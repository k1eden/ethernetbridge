==> flow/design.v <==
parameter MIIM_CLK_DIVIDER = 20;
module phy_conf #(parameter phyad = 5'b00000) (
    rstn, clk, busy, miim_phyad, miim_regad, miim_wrdata, miim_wren, miim_rden         
    );
    input           rstn;
    input           clk;    
    input           busy;
    output  reg [4:0]  miim_phyad;     
    output  reg [4:0]  miim_regad;        
    output  reg [15:0]  miim_wrdata;       
    output  reg miim_wren;         
    output  reg miim_rden;
    logic [7:0] start_cnt;
    logic start_flag;
    logic finish_flag;
    typedef enum logic [2:0] {
        s_idle = 3'd0,
        s_prep = 3'd1,
        s_readReg = 3'd2,
        s_writeConf = 3'd3,
        s_wait = 3'd4
} conf_state;
    conf_state state = s_idle;
    logic rw_reg;
    reg [4:0] phy_address_reg;
    reg [4:0] reg_address_reg;
    reg [15:0] wrdata_reg;
    reg [7:0] op_cnt;
    always_ff @(posedge clk or negedge rstn) begin
        if (!rstn) begin
            rw_reg <= 1'b0;
            phy_address_reg <= 5'b0;
            reg_address_reg <= 5'b0;
            wrdata_reg <= 16'b0;
        end
        else begin
            if (state == s_idle && start_flag & !finish_flag) begin
                if (op_cnt == 8'd0) begin   
                    rw_reg <= 1'b1;
                    phy_address_reg <= phyad;
                    reg_address_reg <= 5'h0;
                    wrdata_reg <= 16'h0100;
                end
                else if (op_cnt == 8'd1) begin   
                    rw_reg <= 1'b0;
                    phy_address_reg <= phyad;
                    reg_address_reg <= 5'h2;
                    wrdata_reg <= 16'h0;
                end
                else if (op_cnt == 8'd2) begin  
                    rw_reg <= 1'b0;
                    phy_address_reg <= phyad;
                    reg_address_reg <= 5'h0;
                end          
           end
        end
    end
    always_ff @(posedge clk or negedge rstn) begin   
        if (!rstn) begin
            start_cnt <= 8'd0;
            start_flag <= 1'd0;
        end
        else begin
            if (start_cnt < 8'hff) begin  
                start_cnt <= start_cnt + 1'b1;
            end
            if (start_cnt == 8'hff) begin
                start_flag <= 1'b1;
            end
            else begin
                start_flag <= 1'b0;
            end
        end
    end
    always_ff @(posedge clk or negedge rstn) begin   
        if (!rstn) begin
            finish_flag <= 1'b0;
        end
        else begin
            if ((state == s_wait) & (op_cnt == 3)) begin
                finish_flag <= 1'b1;
            end
        end
    end
    always_ff @(posedge clk or negedge rstn) begin
        if (!rstn) begin
            state <= s_idle;
            miim_wren <= 1'b0;
            miim_rden <= 1'b0;
            miim_phyad <= 5'b0;
            miim_regad <= 5'b0;
            miim_wrdata <= 16'b0;
        end
        else begin
            miim_wren <= 1'b0;
            miim_rden <= 1'b0;
            case(state)
            s_idle:begin
                if (start_flag & !finish_flag) begin
                    state <= s_prep;
                end
                miim_phyad <= 5'b0;
                miim_regad <= 5'b0;
                miim_wrdata <= 16'b0;
            end
            s_prep:         
                if (rw_reg) begin
                    state <= s_writeConf;
                end
                else begin
                    state <= s_readReg;
                end
            s_writeConf:begin
                miim_wren <= 1'b1;
                miim_phyad <= phy_address_reg;
                miim_regad <= reg_address_reg;
                miim_wrdata <= wrdata_reg;
                state <= s_wait;
            end
            s_readReg:begin
                miim_rden <= 1'b1;
                miim_phyad <= phy_address_reg;
                miim_regad <= reg_address_reg;
                miim_wrdata <= wrdata_reg;
                state <= s_wait;
            end
            s_wait:begin                                           
                if (!busy & (!miim_wren & !miim_rden)) begin
                    state <= s_idle;
                end
            end
            default:
                state <= s_idle;
            endcase
        end
    end
    always_ff @(posedge clk or negedge rstn) begin   
        if (!rstn) begin
            op_cnt <= 8'd0;
        end
        else begin
            if (miim_wren | miim_rden) begin
                op_cnt <= op_cnt + 1'b1;
            end
        end
    end
endmodule
# From RTL to reports: phy_conf
# The steps from the RTL of phy_conf to its reports follow in flow order.
# Line numbers count from 1 in the design file above.
# Operators: Yosys type, input widths -> output width; for muxes data width and select width s.
# Not given: n/a
# inputs
top_module,phy_conf
clock,clk
cell_library,sky130hd
lib_corner,tt_025C_1v80

# After elaboration
# Yosys after proc, flatten, opt, wreduce and memory -nomap, before mapping. Memory bits, and registers merged into a memory's read port (data or address), are not among the register bits. Print and check cells are not counted. Equal cells are merged and count once.
# word_totals
output_inout_bits,28
register_bits,76
input_bits,3
wordCells,66
# op_classes
eq_ne,10
n_logic,5
n_addsub,2
reduce_logical,14
compare,1
mux,20
# op_table
op,count
$pmux 16 s2,1
$mux 16,2
$mux 5,5
$pmux 5 s2,2
$add 8x1->8 const B,2
$eq 8x2->1 const B,2
$pmux 3 s4,1
$eq 8x1->1 const B,1
$lt 8x8->1 const B,1
$eq 8x8->1 const B,1
$logic_not 8->1,1
$mux 1,7
$reduce_and 2->1,3
$eq 3x2->1 const B,2
$mux 3,2
$and 1x1->1,4
$logic_not 1->1,4
$ne 2x2->1 const B,2
$reduce_bool 2->1,2
$eq 3x1->1 const B,1
$eq 3x3->1 const B,1
$logic_not 3->1,1
$reduce_bool 3->1,1
$reduce_or 2->1,1
$or 1x1->1,1
$logic_and 1x1->1,1

# Depth
# Yosys ltp: most cells in a row. Word level: on the elaborated netlist, between registers, memories and ports. Mapped: between sequential cells and ports; inverters and the memories' decode and read muxes count.
# logic_depth
depth_word,5
abc_area,0
ltp_mapped,5
mapped_depth_nobuf,5

# Mapped cells and area
# Yosys stat after the flow's synthesis: flattened, memories mapped to cells. It holds for the ABC_AREA given above (unset counts as 0); a run with the other value may have another netlist.
# synth_totals
seq_area_mm2,0.0007007
synth_area_mm2,0.0015215
ffs,28
n_buf,25
cells,147
# types
cell_type,count,area_total_um2
sky130_fd_sc_hd__dfrtp_1,28,700.672
sky130_fd_sc_hd__buf_4,24,180.173
sky130_fd_sc_hd__ha_1,5,62.56
sky130_fd_sc_hd__xnor2_1,6,52.55
sky130_fd_sc_hd__nor2_1,12,45.043
sky130_fd_sc_hd__mux2_2,3,33.782
sky130_fd_sc_hd__o41ai_2,2,32.531
sky130_fd_sc_hd__a21oi_1,6,30.029
sky130_fd_sc_hd__inv_1,8,30.029
sky130_fd_sc_hd__nand2_1,8,30.029
sky130_fd_sc_hd__nand4_1,4,25.024
sky130_fd_sc_hd__nor3b_1,3,22.522
sky130_fd_sc_hd__a22o_1,2,17.517
sky130_fd_sc_hd__and4_1,2,17.517
sky130_fd_sc_hd__o2111ai_1,2,17.517
sky130_fd_sc_hd__xor2_1,2,17.517
sky130_fd_sc_hd__nand3_1,3,15.014
sky130_fd_sc_hd__and3_1,2,12.512
# Not listed: further types 21, cells in them 25.

# Timing after synthesis
# Path of least setup slack by OpenSTA after synthesis, without wires, with an ideal clock, recovery checks aside; 20% of the period is set as input and as output delay. Where synthesis merged equal registers, the netlist keeps one of their names.
# synth_path
path_type,reg-to-reg
from,reg start_cnt[0]
to,reg start_cnt[1]
path_delay_ns,1.415
setup_ns,0.125
required_time_ns,1.395
launch_ns,0.000
t_arrival_ns,1.290
slack_ns,0.105
n_path_buf,0
stages,5
period_ns,1.52
period_less_setup_slack_ns,1.415
# "path_delay_ns" = arrival - input delay + setup time.
# "stages": output pins that drive a net of the path, with the launching flip-flop's if there is one; two outputs of one cell count as two.
# "period_less_setup_slack_ns" = period - worst setup slack (recovery checks aside). The figure is calculated, with input and output delays left at 20% of the set period.
# The rows between start and end are the longest chain of elaborated cells between them; the timing report does not say that the signal goes this way. Where chains are equally long, one stands for them.
# Each line given opens the expression or statement behind the cell; cells for indexed reads and writes are added by Yosys, which also makes memories of some case tables.
# synth_via
cell_sequence,sky130_fd_sc_hd__dfrtp_1 sky130_fd_sc_hd__ha_1 sky130_fd_sc_hd__and4_1 sky130_fd_sc_hd__nand2_1 sky130_fd_sc_hd__mux2_2
elab_chain_len,1
cone_cells,2
lines_between,2
cone_classes,add/sub: 1; compare: 1
# synth_rtl
element,line,text
start: declaration,13,logic [7:0] start_cnt;
start: assignment,60,start_cnt <= 8'd0;
start: assignment,65,start_cnt <= start_cnt + 1'b1;
$add 8x1->8,65,
end: assignment,60,
end: assignment,65,
end: declaration,13,

# Path in the finished layout
# Path of least setup slack in the final report of job 2 (OpenROAD, finished layout, wires in). Where an end is a register, its clock arrival counts in the times.
# layout_path
path_type,reg-to-reg
from,reg op_cnt[4]
to,reg wrdata_reg[8]
launch_ns,0.27
stages,4
t_arrival_ns,1.62
required_time_ns,1.08
setup_ns,0.11
period_ns,0.92
n_path_buf,0
slack_ns,-0.54
# The rows between start and end are the longest chain of elaborated cells between them; the timing report does not say that the signal goes this way. Where chains are equally long, one stands for them.
# At most two assigning lines are given for a register; there are more.
# layout_via
cell_sequence,sky130_fd_sc_hd__dfrtp_1 sky130_fd_sc_hd__or4_4 sky130_fd_sc_hd__nor4_2 sky130_fd_sc_hd__o21ai_1
elab_chain_len,3
cone_cells,6
lines_between,2
cone_classes,eq/ne: 1; mux: 2; reduce/logical: 3
# layout_rtl
element,line,text
start: declaration,28,reg [7:0] op_cnt;
start: assignment,139,op_cnt <= 8'd0;
start: assignment,143,op_cnt <= op_cnt + 1'b1;
$eq 8x1->1,44,else if (op_cnt == 8'd1) begin
$mux 16,44,
$mux 16,38,if (op_cnt == 8'd0) begin
end: assignment,34,wrdata_reg <= 16'b0;
end: assignment,42,wrdata_reg <= 16'h0100;
end: declaration,27,reg [15:0] wrdata_reg;

# Stored flow runs of phy_conf (2 of them; Yosys, OpenROAD, sky130hd). They differ in their settings and are not a sequence. Constraints: input delay and output delay 20% of the set period each, output load 0.01 pF.
# "totalPower_uw" rests on the timing tool's default activity at the inputs, not on a simulated workload.
# A setting shown as - is not set for that run.
# Among the results, - means that no value is shown for the run.
run name,period_ns,CORE_UTILIZATION,PLACE_DENSITY_LB_ADDON,CORE_MARGIN,CELL_PAD_IN_SITES_DETAIL_PLACEMENT,TNS_END_PERCENT,CTS_CLUSTER_SIZE,MIN_ROUTING_LAYER,CAP_MARGIN,SLEW_MARGIN,tns_setup_ns,totalPower_uw,synth_chip_area_mm2,finish.stdcell_area_mm2,design_die_area_mm2,post_route_util_pct,timing.setup.ws_ns
job 1,0.901,66,0.03,9,0,100,62,met2,20,20,-,-,-,-,-,-,-
job 2,0.92,40,-,2,-,-,-,-,20,20,-7.165,2102,0.0015215,0.0023372,0.0043132,63.8,-0.542
# Job 1: incomplete, clock tree synthesis halted on DPL-0038
