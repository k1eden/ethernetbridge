==> flow/design.v <==
parameter MIIM_CLK_DIVIDER = 20;
module tx_control(clk, tx_data, tx_data_valid, rst, last_byte, tx_data_o, frm_len, valid_flag, tx_mac_ready, nextByte, empty_buff, rx_frame, nextLen, empty_len_buff);
input clk;
input [7:0] tx_data;
input tx_data_valid;
input rst;
input [15:0] frm_len;
input tx_mac_ready;
input empty_buff;
input rx_frame;
input empty_len_buff;
logic [15:0] pointer;
logic first_iter;
logic finish_flag;
logic proc_flag;
output reg nextByte;
output reg valid_flag;
output reg last_byte;
output reg [7:0] tx_data_o;
output reg nextLen;
typedef enum logic [6:0] {
    s_wait_frame = 7'b0000001,
    s_prepare = 7'b0000010,
    s_prepare2 = 7'b0000100,
    s_send_data = 7'b0001000,
    s_finish_send = 7'b0010000,
    s_finish_send2 = 7'b0100000,
    s_finish_send3 = 7'b1000000
} tx_state;
tx_state state = s_wait_frame;
initial begin
tx_data_o <= 8'h0;
last_byte <= 1'b0;
pointer <= 16'd0;
valid_flag <= 1'b0;
nextByte <= 1'b0;
first_iter <= 1'b1;
finish_flag <= 1'b0;
nextLen <= 1'b1;
proc_flag <= 1'b0;
end
always @(posedge clk or negedge rst)
begin
if(!rst)
	begin
        pointer <= 16'd0;
		last_byte <= 1'b0;
        state <= s_wait_frame;
        finish_flag <= 1'b0;
        nextByte <= 1'b0;
	end
else begin
 case (state)
    (s_finish_send): begin 
                last_byte <= 1;
                tx_data_o <= tx_data;
                nextByte <= 0;
                state <= s_finish_send2;
            end
    (s_finish_send2): begin if (frm_len > 16'd59) begin
                    last_byte <= 0;
                    valid_flag <= 1'b1;
                    nextByte <= 1'b0;
                    state <= s_finish_send3;
               end
               end
    (s_finish_send3): begin if (frm_len > 16'd59) begin
                      pointer <= 16'h0;             
                      tx_data_o <= 16'h0; 
                      last_byte <= 0;
                      valid_flag <= 1'b0;
                      first_iter <= 1'b0;
                      finish_flag <= 1'b1;
                      state <= s_wait_frame;
                        end
                     end
    s_send_data: begin 
                    valid_flag <= 1'b1;
                    if (tx_mac_ready) begin 
                        tx_data_o <= tx_data;
                        nextByte <= 1'b1;
                        pointer <= pointer + 1'h1;
                        last_byte <= 1'b0;
                        valid_flag <= 1'b1;
                        if (pointer == frm_len - 16'h1) begin
                            state <= s_finish_send;
                            tx_data_o <= tx_data;
                            end
                    end else nextByte <= 1'b0;
                end
    s_wait_frame: begin if (!empty_buff && frm_len > 0 && !finish_flag) begin
        if (first_iter) begin
        nextByte <= 1'b1;
        state <= s_prepare;
        end else begin
        state <= s_prepare;
        end
        end
    end
    s_prepare: begin 
       if (first_iter) begin
        nextLen <= 1'b1; 
        state <= s_prepare2;
        end else begin
         nextLen <= 1'b1;
         nextByte <= 1'b1;
         state <= s_prepare2;
        end
       end
   s_prepare2: begin
        tx_data_o <= tx_data;
        pointer <= pointer + 1'h1;
        nextByte <= 1'b0;
        nextLen <= 1'b0;
        state <= s_send_data;
       end
    default: state <= s_wait_frame;
endcase
 if (empty_buff) first_iter <= 1'h1;
 if (!valid_flag && !empty_len_buff) finish_flag <= 1'b0;
end
end
endmodule
======== From RTL to reports: tx_control ========
Tool output for the design above, in the order of the flow.
Line numbers count from 1 in the design file above.
Cell names lack the library's common part.
A cell with n/a has no value.
inputs
  top module .............................. tx_control
  clock port .............................. clk
  standard-cell library ................... sky130hd
  library corner .......................... tt_025C_1v80

======== After elaboration ========
Counts by Yosys on the flattened word-level netlist (proc, flatten, opt, wreduce; memories kept). Register bits leave out memories and registers merged into their read ports (data or address). Print and check cells are left out. Cells with the same type and inputs are merged into one.
operators by class
  add/sub/neg operators ................... 2
  $mul .................................... 0
  divide/modulo/power cells ............... 0
  magnitude comparators ................... 2
  eq/ne operators ......................... 16
  shifts and indexed selects .............. 0
  multiplexer cells ....................... 26
  bitwise operators ....................... 0
  reductions and logical operators ........ 28
operators with widths
  cell                                                                       count
  7-bit case mux with 7-bit select                                           1
  16-bit case mux with 3-bit select                                          1
  7-bit two-way mux                                                          5
  16-bit two-way mux                                                         2
  8-bit case mux with 3-bit select                                           1
  16-bit by 1-bit adder with 16-bit output with constant B                   1
  16-bit by 1-bit subtractor with 16-bit output with constant B              1
  16-bit by 1-bit greater-than comparator with 1-bit output with constant B  1
  16-bit equality test                                                       1
  16-bit by 6-bit greater-than comparator with 1-bit output with constant B  1
  8-bit two-way mux                                                          2
  2-bit inequality test with constant B                                      7
  2-bit nonzero test                                                         5
  5-bit AND reduction                                                        2
  1-bit two-way mux                                                          10
  3-bit AND reduction                                                        3
  3-bit nonzero test                                                         3
  4-bit AND reduction                                                        2
  7-bit by 1-bit equality test with 1-bit output with constant B             1
  7-bit by 2-bit equality test with 1-bit output with constant B             1
  7-bit by 3-bit equality test with 1-bit output with constant B             1
  7-bit by 4-bit equality test with 1-bit output with constant B             1
  7-bit by 5-bit equality test with 1-bit output with constant B             1
  7-bit by 6-bit equality test with 1-bit output with constant B             1
  7-bit equality test with constant B                                        1
  1-bit case mux with 3-bit select                                           2
  5-bit nonzero test                                                         1
  1-bit case mux with 5-bit select                                           1
Not listed: further kinds 7, cells in them 14.
storage and ports
  flip-flop bits (word level) ............. 37
  bits in latches ......................... 0
  RAM bits ................................ 0
  ROM bits ................................ 0
  word width x clocked read ports ......... 0
  memory cells ............................ 0
  input bits .............................. 31
  output and inout port bits .............. 12

======== Depth ========
Depth = most cells in a row (Yosys ltp): at word level without a register or memory, in the mapped netlist without a sequential cell, where the memories' decode and read muxes count.
logic depth
  depth in word-level cells ............... 5
  ABC_AREA ................................ 0
  gate-level depth with buffers ........... 8
  mapped depth without buffers ............ 8

======== Netlist ========
The flow's flattened synthesis, as Yosys stat reports it; memories are mapped. The netlist is that of the ABC_AREA named above (0 if unset); the other value can give another one.
synthesis totals
  cells in the netlist .................... 286
  mapped area ............................. 2591.2 sq um
  area of sequential cells ................ 982.2 sq um
  flip-flops .............................. 37
cell types
  cell      count  area in all (sq um)
  dfrtp_1   25     625.6
  edfxtp_1  11     330.317
  xnor2_1   23     201.443
  nor2_1    36     135.13
  xor2_1    12     105.101
  nor2b_1   11     68.816
  nand2_1   16     60.058
  nand3_1   12     60.058
  and2_1    9      56.304
  nor3_1    11     55.053
  o21ai_0   10     50.048
  nor3b_1   6      45.043
  clkbuf_1  11     41.29
  mux2i_1   4      40.038
  ha_1      3      37.536
  inv_1     10     37.536
  nand4_1   6      37.536
  or4_1     5      37.536
Not listed: further types 45, cells in them 65.

======== Path before layout ========
Path of least setup slack by OpenSTA after synthesis, without wires, with an ideal clock, recovery checks aside; 20% of the period is set as input and as output delay. Where synthesis merged equal registers, the netlist keeps one of their names.
timing path after synthesis
  path kind ............................... input port to flip-flop
  start ................................... input frm_len[3]
  end ..................................... register state[4]
  clock period ............................ 4910 ps
  external input delay .................... 982 ps
  launch time at the first pin ............ 982 ps
  arrival ................................. 3088 ps
  path slack .............................. 1735 ps
  delay of the path ....................... 2193 ps
  driving pins on the path ................ 8
  buffers on the path ..................... 2
  period reached after synthesis .......... 3175 ps
"delay of the path" = arrival - input delay + setup time.
"driving pins on the path": output pins that drive a net of the path, with the launching flip-flop's if there is one; two outputs of one cell count as two.
"period reached after synthesis" is the clock period less the worst setup slack; recovery checks do not enter. This is arithmetic on one report: input and output delays are still those of the set period (20% each).
The rows between start and end are the longest chain of elaborated cells between them; the timing report does not say that the signal goes this way. Where chains are equally long, one stands for them.
Each line given opens the expression or statement behind the cell; cells for indexed reads and writes are added by Yosys, which also makes memories of some case tables.
A register here has more assigning lines than the two given.
between the ends, after synthesis
  cells stage by stage .................... buf_6 > or4_1 > or4_1 > buf_2 > xnor2_1 > a311o_1 > or4_1 > a211oi_2
  length of the longest elaborated chain .. 5
  elaborated cells between the ends (all ways) .. 17
  classes of those cells .................. add/sub: 1; compare: 2; eq/ne: 5; mux: 6; reduce/logical: 3
RTL lines, path after synthesis
  what                                                       line  RTL
  from (decl)                                                7     input [15:0] frm_len;
  16-bit by 1-bit greater-than comparator with 1-bit output  91    s_wait_frame: begin if (!empty_buff && frm_len > 0 && !finish_flag) begin
  1-bit logical AND x2                                       91
  7-bit two-way mux                                          91
  7-bit case mux with 7-bit select                           53    case (state)
  to (assign)                                                48    state <= s_wait_frame;
  to (assign)                                                58    state <= s_finish_send2;
  to (decl)                                                  30    tx_state state = s_wait_frame;

======== Timing after layout ========
From the final timing report of flow run 1: the path of least setup slack in the routed layout; clock arrival at registers is part of the times.
The path's times are printed in steps of 10 ps; the period is the one set.
timing path after layout
  path kind ............................... input port to flip-flop
  start ................................... input frm_len[3]
  end ..................................... register state[4]
  clock period ............................ 5070 ps
  external input delay .................... 1010 ps
  launch time at the first pin ............ 1010 ps
  arrival ................................. 3880 ps
  path slack .............................. 1410 ps
  driving pins on the path ................ 7
  buffers on the path ..................... 1
The rows between start and end are the longest chain of elaborated cells between them; the timing report does not say that the signal goes this way. Where chains are equally long, one stands for them.
A register here has more assigning lines than the two given.
between the ends, after layout
  cells stage by stage .................... clkdlybuf4s50_1 > or4_1 > or4_1 > xnor2_1 > a311o_1 > or4_1 > a211oi_2
  length of the longest elaborated chain .. 5
  elaborated cells between the ends (all ways) .. 17
  classes of those cells .................. add/sub: 1; compare: 2; eq/ne: 5; mux: 6; reduce/logical: 3
RTL lines, path after layout
  what                                                       line  RTL
  from (decl)                                                7     input [15:0] frm_len;
  16-bit by 1-bit greater-than comparator with 1-bit output  91    s_wait_frame: begin if (!empty_buff && frm_len > 0 && !finish_flag) begin
  1-bit logical AND x2                                       91
  7-bit two-way mux                                          91
  7-bit case mux with 7-bit select                           53    case (state)
  to (assign)                                                48    state <= s_wait_frame;
  to (assign)                                                58    state <= s_finish_send2;
  to (decl)                                                  30    tx_state state = s_wait_frame;

Wiki page: tx_control / flow data

Measured data: module tx_control, platform sky130hd, 2 stored runs of the flow under differing settings, order arbitrary. Input and output delays are each 20% of the period that was set; the output load is 0.01 pF.
"clock period achieved": clock period set for the run, less the worst setup slack. It is reckoned from that one timing run; input and output delays stay at 20% of the period that was set.
By "critical path time" is meant the share of the clock period that the worst setup path is allowed (20% is reserved at inputs, 20% at outputs), minus its slack. Clock arrival times at its registers enter into it.
"total power after layout" is the tool's figure for a default switching activity; nothing was simulated.
"critical path time" is known to 10 ps.

======== flow run 1 ========
==> flow/run.sh <==
#!/bin/bash
# the make line also repeats the synthesis and layout settings of config.mk as NAME=value (left out here)
make -C /OpenROAD-flow-scripts/flow DESIGN_CONFIG=/design/flow/config.mk WORK_HOME=/design/flow/orfs CLKGATE_MAP_FILE= finish
==> flow/config.mk <==
export PLATFORM = sky130hd
export DESIGN_NAME = tx_control
export DESIGN_NICKNAME = tx_control
export VERILOG_FILES = /design/flow/design.v
export SDC_FILE = /design/flow/constraint.sdc
export NUM_CORES = 4
export LEC_CHECK = 0
export CAP_MARGIN = 20
export CORE_MARGIN = 2
export CORE_UTILIZATION = 40
export SLEW_MARGIN = 20
==> flow/constraint.sdc <==
create_clock -name core_clock -period 5.07 [get_ports {clk}]
set_input_delay 1.0140 -clock core_clock [delete_from_list [all_inputs] [get_ports {clk}]]
set_output_delay 1.0140 -clock core_clock [all_outputs]
set_load 0.01 [all_outputs]

-------- measured, flow run 1 --------
  total negative slack on setup checks .... 0 ps
  die size ................................ 7137.7 sq um
  utilization after routing ............... 0.503
  setup slack of the worst path ........... 1409 ps
  area of the standard cells in the finished layout .. 3178.1 sq um
  total power after layout ................ 0.9849 mW
  mapped cell area after synthesis ........ 2591.2 sq um
  clock period achieved ................... 3661 ps
  critical path time ...................... 2650 ps
  critical path kind ...................... input port to flip-flop

======== flow run 2 ========
==> flow/run.sh <==
#!/bin/bash
# the make line also repeats the synthesis and layout settings of config.mk as NAME=value (left out here)
make -C /OpenROAD-flow-scripts/flow DESIGN_CONFIG=/design/flow/config.mk WORK_HOME=/design/flow/orfs CLKGATE_MAP_FILE= finish
==> flow/config.mk <==
export PLATFORM = sky130hd
export DESIGN_NAME = tx_control
export DESIGN_NICKNAME = tx_control
export VERILOG_FILES = /design/flow/design.v
export SDC_FILE = /design/flow/constraint.sdc
export NUM_CORES = 4
export LEC_CHECK = 0
export CAP_MARGIN = 20
export CELL_PAD_IN_SITES_GLOBAL_PLACEMENT = 0
export CORE_ASPECT_RATIO = 0.78
export CORE_MARGIN = 2
export CORE_UTILIZATION = 36
export GPL_TIMING_DRIVEN = 0
export PLACE_DENSITY_LB_ADDON = 0.0
export SLEW_MARGIN = 30
export TNS_END_PERCENT = 65
==> flow/constraint.sdc <==
create_clock -name core_clock -period 2.03 [get_ports {clk}]
set_input_delay 0.4060 -clock core_clock [delete_from_list [all_inputs] [get_ports {clk}]]
set_output_delay 0.4060 -clock core_clock [all_outputs]
set_load 0.01 [all_outputs]

-------- measured, flow run 2 --------
  total negative slack on setup checks .... -554 ps
  die size ................................ 7897.7 sq um
  utilization after routing ............... 0.517
  setup slack of the worst path ........... -340 ps
  area of the standard cells in the finished layout .. 3631.0 sq um
  total power after layout ................ 2.418 mW
  mapped cell area after synthesis ........ 2591.2 sq um
  clock period achieved ................... 2370 ps
  critical path time ...................... 1960 ps
  critical path kind ...................... input port to flip-flop
