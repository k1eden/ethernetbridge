==> flow/design.v <==
parameter MIIM_CLK_DIVIDER = 20;
module fifo_buff #(parameter ADDR_WIDTH = 8, parameter DEPTH = 256)(
input rx_mac_last,
input clk,
input rst_n,
input write,
input read,
input [ADDR_WIDTH - 1:0] data_in,
output reg [ADDR_WIDTH - 1:0] data_out,
output reg empty,
output reg full,
output reg almost_full,
output reg tx_valid_flag
);
reg [ADDR_WIDTH - 1:0] ram [0:DEPTH-1];
reg [ADDR_WIDTH-1:0] wr_ptr = 0;
reg [ADDR_WIDTH-1:0] rd_ptr = 0;
reg [ADDR_WIDTH-1:0] count = 0;
reg [10:0] frame_len_reg = 11'd0;
initial begin 
    data_out = 8'h0;
    full = 1'b0;
    empty = 1'b1;
end
always @(posedge clk, negedge rst_n)
begin
if (!rst_n) begin
    wr_ptr <= 0;
    rd_ptr <= 0;
end
else 
    begin
        if (write && !full)
        begin
            ram[wr_ptr] <= data_in;
            wr_ptr <= wr_ptr + 1;
            count <= count + 1;
            frame_len_reg <= frame_len_reg + 1'd1;
        end
        if (read && !empty) begin
            data_out <= ram[rd_ptr];
            rd_ptr <= rd_ptr + 1;
            count <= count - 1;
        end
        if (rx_mac_last) begin 
            frame_len_reg <= 1'b0;
        end 
        if (frame_len_reg != 1'b0 || rd_ptr != wr_ptr)
            tx_valid_flag <= 1'b1; else tx_valid_flag <= 1'b0; 
    end
end
always @(count)
begin
    if (count == 0)
        empty <= 1;
    else
        empty <= 0;
    if (count == DEPTH)
        full <= 1;
    else
        full <= 0;
    if (count == DEPTH - 1'h1)
        almost_full <= 1;
    else
        almost_full <= 0;
end
endmodule
**Reports on fifo_buff**

Tool output for the design above, in the order of the flow.
Lines are those of the file above, counted from 1.
Operators carry their Yosys type and port widths (W data, S select, Z words).
Library cell names are shortened.
The mark - stands for no value.

- Top module: fifo_buff
- Clock: clk
- Cell library: sky130hd
- Timing corner: tt_025C_1v80

**Word level**

Counts by Yosys on the flattened word-level netlist (proc, flatten, opt, wreduce). Print and check cells are left out. Cells with the same type and inputs are merged into one.

- Add/sub/neg operators: 5
- Equal/unequal tests: 512
- Mux-type cells: 7
- Reductions and logical operators: 268

Operator list:

| cell | count |
|---|---|
| $eq A8 B8 Y1 const B | 257 |
| $pmux W8 S256 | 1 |
| $eq A8 B7 Y1 const B | 128 |
| $reduce_and A3 Y1 | 256 |
| $eq A8 B6 Y1 const B | 64 |
| $eq A8 B5 Y1 const B | 32 |
| $eq A8 B4 Y1 const B | 16 |
| $eq A8 B3 Y1 const B | 8 |
| $eq A8 B2 Y1 const B | 4 |
| $add A8 B1 Y8 const B | 3 |
| $logic_not A8 Y1 | 3 |
| $eq A8 B1 Y1 const B | 2 |
| $mux W8 | 2 |
| $add A11 B1 Y11 const B | 1 |
| $reduce_bool A11 Y1 | 1 |
| $mux W11 | 1 |
| $sub A8 B1 Y8 const B | 1 |
| $ne A8 B8 Y1 | 1 |
| $reduce_and A2 Y1 | 3 |
| $reduce_bool A2 Y1 | 2 |
| $mux W1 | 3 |
| $logic_and A1 B1 Y1 | 1 |
| $logic_or A1 B1 Y1 | 1 |
| $logic_not A1 Y1 | 1 |

- Register bits after elaboration: 2,092
- Input port bits: 13
- Output and inout port bits: 12

**Logic depth**

Yosys ltp: most cells in a row. Word level: on the elaborated netlist, between registers, memories and ports. Mapped: between sequential cells and ports; inverters and the memories' decode and read muxes count.

- Depth after elaboration: 6
- ABC_AREA: 0
- Depth in mapped cells: 15
- Gate-level depth less buffers: 13

**After synthesis**

Yosys stat after the flow's synthesis: flattened, memories mapped to cells. It holds for the ABC_AREA given above (unset counts as 0); a run with the other value may have another netlist.
Totals and module areas in this step are rounded.

- Mapped cells: 4,930
- Cell area after synthesis: 80,600 µm²
- Area of sequential cells: 62,700 µm²
- Flip-flops: 2,092

Cells by type:

| cell type | count | total area (µm²) |
|---|---|---|
| edfxtp_1 | 2,076 | 6.23E+04 |
| a22oi_1 | 498 | 3.74E+03 |
| nor2_1 | 435 | 1.63E+03 |
| a32oi_1 | 158 | 1.38E+03 |
| a22o_1 | 108 | 945.907 |
| o22ai_1 | 145 | 907.12 |
| nand3_1 | 156 | 780.749 |
| clkbuf_1 | 207 | 776.995 |
| nand4_1 | 106 | 663.136 |
| a221oi_1 | 61 | 534.262 |
| a21oi_1 | 102 | 510.49 |
| a222oi_1 | 50 | 500.48 |
| nor4_1 | 69 | 431.664 |
| dfrtp_1 | 16 | 400.384 |
| nand2_1 | 101 | 379.114 |
| buf_2 | 58 | 290.278 |
| and3_1 | 43 | 269.008 |
| mux2i_1 | 23 | 230.221 |

Other cell types: 63; their cells: 518.

**Path before layout**

Path of least setup slack by OpenSTA after synthesis, without wires, with an ideal clock, recovery checks aside; 20% of the period is set as input and as output delay. Where synthesis merged equal registers, the netlist keeps one of their names.

- Kind: register -> register
- From: reg rd_ptr[1]
- To: reg data_out[1]
- Period: 4.82 ns
- Setup time: 0.260 ns
- Time at the first pin: 0.000 ns
- Data arrival time: 3.024 ns
- Setup slack: 1.536 ns
- Delay of the path: 3.284 ns
- Stages: 12
- Path buffers: 1
- Period reached after synthesis: 3.284 ns

"delay of the path" = arrival - input delay + setup time.
"stages" counts driving pins, that of a launching flip-flop among them; a cell with two outputs on the path counts twice.
"period reached after synthesis" = period - worst setup slack (recovery checks aside). The figure is calculated, with input and output delays left at 20% of the set period.
The rows between start and end are the longest chain of elaborated cells between them; the timing report does not say that the signal goes this way. Where chains are equally long, one stands for them.
Each line given opens the expression or statement behind the cell; cells for indexed reads and writes are added by Yosys, which also makes memories of some case tables.

- Path through: dfrtp_1 -> inv_1 -> ha_1 -> clkbuf_1 -> nand3b_2 -> nor2_1 -> or4_1 -> nor4_1 -> nor4b_2 -> nand3_1 -> nor4_4 -> mux2_2
- Length of the longest elaborated chain: 2

Ends and longest elaborated chain, post-synthesis:

| element | RTL line | text |
|---|---|---|
| start, declared | 17 | `reg [ADDR_WIDTH-1:0] rd_ptr = 0;` |
| start, assigned | 29 | `rd_ptr <= 0;` |
| start, assigned | 42 | `rd_ptr <= rd_ptr + 1;` |
| $eq A8 B8 Y1 | 41 | `data_out <= ram[rd_ptr];` |
| $pmux W8 S256 | 41 |  |
| end, assigned | 41 |  |
| end, declared | 9 | `output reg [ADDR_WIDTH - 1:0] data_out,` |

# Flow runs of fifo_buff

fifo_buff through Yosys and OpenROAD on sky130hd: 2 stored runs, unordered, with their settings. The constraints put input and output delay at 20% of the set period each and load the outputs with 0.01 pF.
Among the settings, . means not set for that run.

| name | entry A | entry B |
|---|---|---|
| period_ns | 3.3 | 2.1 |
| CORE_UTILIZATION | 62 | 45 |
| CAP_MARGIN | 20 | 15 |
| CORE_MARGIN | 2 | 2 |
| SLEW_MARGIN | 20 | 20 |
| PLACE_DENSITY | . | 0.57 |
| CORE_ASPECT_RATIO | . | 1.48 |
| CELL_PAD_IN_SITES_DETAIL_PLACEMENT | . | 2 |
| TNS_END_PERCENT | . | 50 |
| ABC_AREA | . | 0 |
| GPL_TIMING_DRIVEN | . | 1 |
| GPL_ROUTABILITY_DRIVEN | . | 0 |
| CTS_CLUSTER_DIAMETER | . | 86 |
| MAX_ROUTING_LAYER | . | met5 |

Entry A: no final report: routing broke off with GRT-0116
Entry B: no final report: placement broke off with DPL-0033
